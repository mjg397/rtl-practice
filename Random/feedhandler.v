==> flow/design.v <==
module feedhandler (
    input  logic        clk, reset,
    input  logic        in_valid,
    input  logic [31:0] in_data,
    input  logic [15:0] in_ts, 
    output logic        out_valid, 
    output logic [31:0] out_data
);
logic [15:0] prev_accepted_ts;
logic        is_first_value;
always_ff @(posedge clk) begin
    if (reset) begin
        prev_accepted_ts <= 0;
        out_valid <= 0;
        out_data <= 0;
        is_first_value <= 1;
    end
    else begin
        if (((in_ts > prev_accepted_ts) || is_first_value) && in_valid) begin
            out_valid <= 1;
            out_data <= in_data;
            prev_accepted_ts <= in_ts;
            is_first_value <= 0;
        end
        else begin
            out_valid <= 0;
        end
    end
end
endmodule
# ---- Reports on feedhandler
# Tool output for the design above, in the order of the flow.
# Line numbers count from 1 in the design file above.
# Cell names lack the library's common part.
# The mark n/a stands for no value.
dict set report setup {
  design {feedhandler}
  clk_port {clk}
  cell_library {sky130hd}
  corner {tt_025C_1v80}
}

# ---- Word level
# Yosys after proc, flatten, opt, wreduce and memory -nomap, before mapping. Enables and synchronous resets that opt folds into registers are not counted as muxes. Memory bits, and registers merged into a memory's read port (data or address), are not among the register bits. Print and check cells are not counted. Equal cells are merged and count once.
dict set report op_classes {
  n_mux 1
  reduce_logical 2
  cmp 1
}
# op count
set ops {}
lappend ops {{16-bit > comparator} 1}
lappend ops {{1-bit logical AND} 1}
lappend ops {{1-bit logical OR} 1}
lappend ops {{1-bit two-way mux} 1}
dict set report bits {
  word_cells 8
  input_bits 51
  output_inout_bits 33
  register_bits 50
}

# ---- Longest topological paths
# Yosys ltp: most cells in a row. Word level: on the elaborated netlist, between registers, memories and ports. Mapped: between sequential cells and ports; inverters and the memories' decode and read muxes count.
dict set report logic_depth {
  ltp_word 4
  abc_area 0
  ltp_mapped 10
  depth_no_buf 7
}

# ---- Synthesis result
# Yosys stat after the flow's synthesis: flattened, memories mapped to cells. It holds for the ABC_AREA given above (unset counts as 0); a run with the other value may have another netlist.
# Totals and module areas in this step are rounded.
# cell_type count type_area_um2
set types {}
lappend types {dfxtp_1 50 1000.96}
lappend types {nand2b_1 96 600.576}
lappend types {mux2i_1 48 480.461}
lappend types {ha_1 16 200.192}
lappend types {inv_1 17 63.811}
lappend types {clkbuf_1 10 37.536}
lappend types {a21o_1 4 30.029}
lappend types {a21oi_1 5 25.024}
lappend types {buf_4 3 22.522}
lappend types {nand4_1 3 18.768}
lappend types {buf_8 1 15.014}
lappend types {nor2b_1 2 12.512}
lappend types {buf_6 1 11.261}
lappend types {a2111oi_0 1 8.758}
lappend types {a211o_1 1 8.758}
lappend types {o31a_1 1 8.758}
lappend types {a21boi_1 1 7.507}
lappend types {nand2_1 2 7.507}
# Not listed: further types 7, cells in them 8.
dict set report synth_totals {
  mapped_area_um2 2600
  sequential_area_um2 1000
  n_buf 16
  mapped_cells 270
  ff_cells 50
}

# ---- Worst setup path after synthesis
# OpenSTA on the mapped netlist: ideal clock, no wires. The path of least setup slack (recovery checks aside). Input and output delay are each 20% of the period. Register names are those of the netlist, which keeps one name where synthesis merged equal registers.
dict set report synth_timing {
  path_type {in2reg}
  startpoint {input port in_ts[13]}
  endpoint {register out_data[0]}
  path_delay_ns 1.737
  arrival_ns 2.274
  stages 9
  t_first_pin_ns 0.656
  t_required_ns 3.161
  path_slack_ns 0.887
  setup_time_ns 0.119
  path_buffers 3
  in_delay_ns 0.656
  period_ns 3.28
  period_less_setup_slack_ns 2.393
}
# "path_delay_ns" is the arrival time less input delay plus setup time.
# "stages": output pins that drive a net of the path, with the launching flip-flop's if there is one; two outputs of one cell count as two.
# "period_less_setup_slack_ns" = period - worst setup slack (recovery checks aside). The figure is calculated, with input and output delays left at 20% of the set period.
# Between the ends stands the longest chain of elaborated cells between them, by number of cells; it is not shown to be the way that was timed. Of several equally long chains one is given.
# Each line given opens the expression or statement behind the cell; cells for indexed reads and writes are added by Yosys, which also makes memories of some case tables.
dict set report synth_via {
  path_cell_list {ha_1 a21o_1 a21o_1 a211o_1 o31a_1 buf_2 buf_6 buf_8 mux2i_1}
  elab_chain_len 3
  cone_cells 3
  lines_between 1
  classes_between {1 x compare; 2 x reduce/logical}
}
# item line
set synth_rtl {}
lappend synth_rtl {{start: declaration} 5} ;# input  logic [15:0] in_ts,
lappend synth_rtl {{16-bit > comparator} 19} ;# if (((in_ts > prev_accepted_ts) || is_first_value) && in_valid) begin
lappend synth_rtl {{1-bit logical OR} 19}
lappend synth_rtl {{1-bit logical AND} 19}
lappend synth_rtl {{end: assignment} 15} ;# out_data <= 0;
lappend synth_rtl {{end: assignment} 21} ;# out_data <= in_data;
lappend synth_rtl {{end: declaration} 7} ;# output logic [31:0] out_data

# ---- Worst path after layout
# From the final timing report of entry A: the path of least setup slack in the routed layout; clock arrival at registers is part of the times.
dict set report layout_timing {
  path_type {in2reg}
  startpoint {input port in_ts[14]}
  endpoint {register prev_accepted_ts[9]}
  in_delay_ns 0.50
  t_required_ns 2.71
  period_ns 2.48
  t_first_pin_ns 0.50
  arrival_ns 2.68
  setup_time_ns 0.07
  path_buffers 2
  stages 7
  path_slack_ns 0.03
}
# Between the ends stands the longest chain of elaborated cells between them, by number of cells; it is not shown to be the way that was timed. Of several equally long chains one is given.
dict set report layout_via {
  path_cell_list {clkdlybuf4s50_1 ha_1 nand4_1 a2111oi_1 o31a_2 buf_4 mux2i_1}
  elab_chain_len 3
  cone_cells 3
  lines_between 1
  classes_between {1 x compare; 2 x reduce/logical}
}
# item line
set layout_rtl {}
lappend layout_rtl {{start: declaration} 5} ;# input  logic [15:0] in_ts,
lappend layout_rtl {{16-bit > comparator} 19} ;# if (((in_ts > prev_accepted_ts) || is_first_value) && in_valid) begin
lappend layout_rtl {{1-bit logical OR} 19}
lappend layout_rtl {{1-bit logical AND} 19}
lappend layout_rtl {{end: assignment} 13} ;# prev_accepted_ts <= 0;
lappend layout_rtl {{end: assignment} 22} ;# prev_accepted_ts <= in_ts;
lappend layout_rtl {{end: declaration} 9} ;# logic [15:0] prev_accepted_ts;

; Stored flow runs of feedhandler (2 of them; Yosys, OpenROAD, sky130hd). They differ in their settings and are not a sequence. Constraints: input delay and output delay 20% of the set period each, output load 0.01 pF.
; "period_reached_ns" is the run's clock period less its worst setup slack. It is reckoned from that one timing run; input and output delays stay at 20% of the period that was set.
; "critical_path_time_ns" = time allowed to the worst setup path (clock period - input delay - output delay, where it has them) - its slack; a late launch clock adds to it, a late capture clock takes from it.
; "final_power_w" is the tool's figure for a default switching activity; nothing was simulated.
; Results are given in rounded form.

[entry A: settings]
period_ns = 2.48
SETUP_SLACK_MARGIN = -0.0
CAP_MARGIN = 20
CORE_MARGIN = 2
CORE_UTILIZATION = 40
SLEW_MARGIN = 20
[entry A: results]
period_reached_ns = 2.455
final_power_w = 0.0019
post_route_util_pct = 59
setup_ws_ns = 0.025
layout_stdcell_area_um2 = 3700
setup_tns_ns = 0.000
hold_worst_slack_ns = 0.47
total_die_area_um2 = 7200
critical_path_time_ns = 1.96
critical_path_type = in2reg
yosys_chip_area_um2 = 2600

[entry B: settings]
period_ns = 2.4
CORE_UTILIZATION = 16
SETUP_SLACK_MARGIN = 0.67
PLACE_DENSITY = 0.51
CORE_MARGIN = 5
CELL_PAD_IN_SITES_GLOBAL_PLACEMENT = 0
GPL_TIMING_DRIVEN = 0
CTS_CLUSTER_SIZE = 56
CAP_MARGIN = 35
MIN_ROUTING_LAYER = met1
SLEW_MARGIN = 20
[entry B: results]
period_reached_ns = 2.178
final_power_w = 0.0022
post_route_util_pct = 27
setup_ws_ns = 0.22
layout_stdcell_area_um2 = 4300
setup_tns_ns = 0.000
hold_worst_slack_ns = 0.47
total_die_area_um2 = 19000
critical_path_time_ns = 2.18
critical_path_type = reg2reg
yosys_chip_area_um2 = 2600
